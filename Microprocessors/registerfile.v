==> flow/design.v <==
module MCPU_Registerfile(op1, op2, op3, RegOp1, alu1, alu2, datatoload, regsetwb, regsetcmd);
parameter WORD_SIZE=8;
parameter OPERAND_SIZE=4;
parameter REGS_NUMBER_WIDTH=4;  
parameter REGISTERS_NUMBER=1<<REGS_NUMBER_WIDTH;
input [OPERAND_SIZE-1:0] op1,op2,op3;
input [WORD_SIZE-1:0] datatoload;
input [1:0] regsetcmd;
input regsetwb;
parameter  [1:0]  NORMAL_EX  = 0;  
parameter  [1:0]  MOV_INTERNAL   = 1;  
parameter  [1:0]  LOAD_FROM_DATA   = 2;  
parameter  [1:0]  DO_NOTHING   = 3;  
output [WORD_SIZE-1:0] RegOp1;
output [WORD_SIZE-1:0] alu1;  
output [WORD_SIZE-1:0] alu2;  
reg [WORD_SIZE-1:0] R[REGISTERS_NUMBER-1:0];
assign RegOp1=R[op1[REGS_NUMBER_WIDTH-1:0]];
assign alu1=R[op2[REGS_NUMBER_WIDTH-1:0]];
assign alu2=R[op3[REGS_NUMBER_WIDTH-1:0]];
always @(posedge regsetwb)
begin
  #1    
  case(regsetcmd)
  NORMAL_EX,LOAD_FROM_DATA:
  begin
    R[op1[REGS_NUMBER_WIDTH-1:0]]<=datatoload;
  end
  MOV_INTERNAL:
  begin
    R[op1[REGS_NUMBER_WIDTH-1:0]]<=R[op2[REGS_NUMBER_WIDTH-1:0]];
  end
  default:
  begin
  end
  endcase
end
endmodule
Reports on MCPU_Registerfile
The steps from the RTL of MCPU_Registerfile to its reports follow in flow order.
Lines are those of the file above, counted from 1.
Operators carry their Yosys type and port widths (W data, S select, Z words).
Library cell names are shortened.
{"block": "inputs", "top_module": "MCPU_Registerfile", "clock": "regsetwb", "lib": "sky130hd", "pvt_corner": "tt_025C_1v80"}

Word level
Source: Yosys, flattened and elaborated, memories not mapped. Widths are those after wreduce; folded enables and synchronous resets count as part of the registers. Registers that Yosys merges into a memory's read port (data or address) are not register bits. Print and check cells do not count. Equal cells are merged and count once.
Yosys's memory passes give these memory sizes; they may raise the number of words (mostly to a power of two), join words into wider ones and drop unused or constant bits.
{"block": "op_classes", "n_eq": 2, "n_reduce_logical": 2, "mux": 5, "bitwise": 1}
{"block": "ops", "cell": "$mux W8", "count": 3}
{"block": "ops", "cell": "$eq A2 B1 Y1 const B", "count": 1}
{"block": "ops", "cell": "$eq A2 B2 Y1 const B", "count": 1}
{"block": "ops", "cell": "$logic_not A2 Y1", "count": 1}
{"block": "ops", "cell": "$reduce_or A2 Y1", "count": 1}
{"block": "ops", "cell": "$mux W1", "count": 2}
{"block": "ops", "cell": "$or A1 B1 Y1", "count": 1}
{"block": "bits", "reg_bits": 0, "output_inout_bits": 24, "mem_bits_rw": 128, "wordCells": 11, "input_bits": 23, "memories": 1}
{"block": "memory_table", "memory": "R", "size": 16, "width": 8, "read_ports": 3, "write_ports": 1, "line": 17, "text": "reg [WORD_SIZE-1:0] R[REGISTERS_NUMBER-1:0];"}

Longest topological paths
Longest topological path by Yosys (ltp), each cell counted once; first at word level (registers and memories cut), then after technology mapping (sequential cells cut; the memories' decode and read muxes count).
{"block": "depth", "ltp_word": 4, "ABC_AREA": 0, "mapped_depth": 7, "mapped_depth_nobuf": 4}

Netlist
The flow's flattened synthesis, as Yosys stat reports it; memories are mapped. The netlist is that of the ABC_AREA named above (0 if unset); the other value can give another one.
{"block": "by_type", "cell": "edfxtp_1", "count": 128, "type_area_um2": 3.84E+03}
{"block": "by_type", "cell": "mux4_2", "count": 95, "type_area_um2": 2.14E+03}
{"block": "by_type", "cell": "mux4_1", "count": 16, "type_area_um2": 420.403}
{"block": "by_type", "cell": "buf_6", "count": 11, "type_area_um2": 123.869}
{"block": "by_type", "cell": "mux2i_1", "count": 8, "type_area_um2": 80.077}
{"block": "by_type", "cell": "nor2_1", "count": 20, "type_area_um2": 75.072}
{"block": "by_type", "cell": "o31ai_1", "count": 8, "type_area_um2": 60.058}
{"block": "by_type", "cell": "and2_1", "count": 8, "type_area_um2": 50.048}
{"block": "by_type", "cell": "nor2b_1", "count": 8, "type_area_um2": 50.048}
{"block": "by_type", "cell": "a211oi_1", "count": 6, "type_area_um2": 45.043}
{"block": "by_type", "cell": "nand2_1", "count": 11, "type_area_um2": 41.29}
{"block": "by_type", "cell": "buf_2", "count": 8, "type_area_um2": 40.038}
{"block": "by_type", "cell": "buf_8", "count": 2, "type_area_um2": 30.029}
{"block": "by_type", "cell": "a211oi_2", "count": 2, "type_area_um2": 25.024}
{"block": "by_type", "cell": "mux4_4", "count": 1, "type_area_um2": 25.024}
{"block": "by_type", "cell": "nand2b_1", "count": 4, "type_area_um2": 25.024}
{"block": "by_type", "cell": "buf_1", "count": 6, "type_area_um2": 22.522}
{"block": "by_type", "cell": "buf_12", "count": 1, "type_area_um2": 20.019}
Not listed: further types 7, cells in them 13.
{"block": "mapped", "yosys_area_mm2": 0.0071881, "stdcells": 356, "seqArea_mm2": 0.0038437, "n_buf": 34, "ffs": 128}

Worst setup path after synthesis
Path of least setup slack by OpenSTA after synthesis, without wires, with an ideal clock, recovery checks aside; 20% of the period is set as input and as output delay. Where synthesis merged equal registers, the netlist keeps one of their names.
{"block": "synth_path", "path_type": "input port to output port", "startpoint": "input port op3[0]", "endpoint": "output port alu2[0]", "stages": 4, "path_delay_ns": 1.344, "path_slack_ns": 1.740, "output_delay_ns": 1.028, "launch_ns": 1.028, "tclk_ns": 5.14, "arrival_time_ns": 2.372, "input_delay_ns": 1.028, "path_buffers": 2, "required_ns": 4.112, "synth_period_reached_ns": 3.4}
"path_delay_ns" is the arrival time less input delay plus setup time.
At an output port there is no setup time.
"stages": output pins that drive a net of the path, with the launching flip-flop's if there is one; two outputs of one cell count as two.
"synth_period_reached_ns" is the clock period less the worst setup slack; recovery checks do not enter. This is arithmetic on one report: input and output delays are still those of the set period (20% each).
Between the ends stands the longest chain of elaborated cells between them, by number of cells; it is not shown to be the way that was timed. Of several equally long chains one is given.
A line is the first line of the expression or statement that the cell stems from. Yosys adds cells for indexed reads and writes and turns some case tables into memories.
The chain passes a memory read, where the word-level depth is cut; so it can be longer than that depth.
{"block": "synth_between", "cell_sequence": "buf_2 -> buf_6 -> mux4_2 -> mux4_2", "elab_chain_len": 1, "cells_between": 1, "cone_lines": 1, "cone_classes": "memory: 1"}
{"block": "synth_lines", "element": "from (decl)", "line": 6, "text": "input [OPERAND_SIZE-1:0] op1,op2,op3;"}
{"block": "synth_lines", "element": "$mem_v2 Z16 W8", "line": 17, "text": "reg [WORD_SIZE-1:0] R[REGISTERS_NUMBER-1:0];"}
{"block": "synth_lines", "element": "to (decl)", "line": 16, "text": "output [WORD_SIZE-1:0] alu2;"}

MCPU_Registerfile through Yosys and OpenROAD on sky130hd: 2 stored runs, unordered, with their settings. The constraints put input and output delay at 20% of the set period each and load the outputs with 0.01 pF.

Record 1
==> flow/run.sh <==
#!/bin/bash
# the make line also repeats the synthesis and layout settings of config.mk as NAME=value (left out here)
make -C /OpenROAD-flow-scripts/flow DESIGN_CONFIG=/design/flow/config.mk WORK_HOME=/design/flow/orfs CLKGATE_MAP_FILE= finish
==> flow/config.mk <==
export PLATFORM = sky130hd
export DESIGN_NAME = MCPU_Registerfile
export DESIGN_NICKNAME = MCPU_Registerfile
export VERILOG_FILES = /design/flow/design.v
export SDC_FILE = /design/flow/constraint.sdc
export NUM_CORES = 4
export LEC_CHECK = 0
export CAP_MARGIN = 20
export CELL_PAD_IN_SITES_DETAIL_PLACEMENT = 2
export CELL_PAD_IN_SITES_GLOBAL_PLACEMENT = 1
export CORE_MARGIN = 8
export CORE_UTILIZATION = 72
export CTS_CLUSTER_SIZE = 55
export GPL_TIMING_DRIVEN = 1
export PLACE_DENSITY_LB_ADDON = 0.15
export SETUP_SLACK_MARGIN = 0.25
export SLEW_MARGIN = 20
export TNS_END_PERCENT = 50
==> flow/constraint.sdc <==
create_clock -name core_clock -period 1.63 [get_ports {regsetwb}]
set_input_delay 0.3260 -clock core_clock [delete_from_list [all_inputs] [get_ports {regsetwb}]]
set_output_delay 0.3260 -clock core_clock [all_outputs]
set_load 0.01 [all_outputs]

==> results of record 1, as JSON <==
{
  "outcome": "unfinished; error FLW-0024 in placement"
}

Record 2
==> flow/run.sh <==
#!/bin/bash
# the make line also repeats the synthesis and layout settings of config.mk as NAME=value (left out here)
make -C /OpenROAD-flow-scripts/flow DESIGN_CONFIG=/design/flow/config.mk WORK_HOME=/design/flow/orfs CLKGATE_MAP_FILE= finish
==> flow/config.mk <==
export PLATFORM = sky130hd
export DESIGN_NAME = MCPU_Registerfile
export DESIGN_NICKNAME = MCPU_Registerfile
export VERILOG_FILES = /design/flow/design.v
export SDC_FILE = /design/flow/constraint.sdc
export NUM_CORES = 4
export LEC_CHECK = 0
export CAP_MARGIN = 20
export CORE_ASPECT_RATIO = 0.94
export CORE_MARGIN = 2
export CORE_UTILIZATION = 70
export CTS_CLUSTER_DIAMETER = 184
export GPL_TIMING_DRIVEN = 1
export SETUP_SLACK_MARGIN = 0.09
export SLEW_MARGIN = 20
==> flow/constraint.sdc <==
create_clock -name core_clock -period 1.89 [get_ports {regsetwb}]
set_input_delay 0.3780 -clock core_clock [delete_from_list [all_inputs] [get_ports {regsetwb}]]
set_output_delay 0.3780 -clock core_clock [all_outputs]
set_load 0.01 [all_outputs]

==> results of record 2, as JSON <==
{
  "outcome": "unfinished; error DPL-0033 in clock tree synthesis"
}
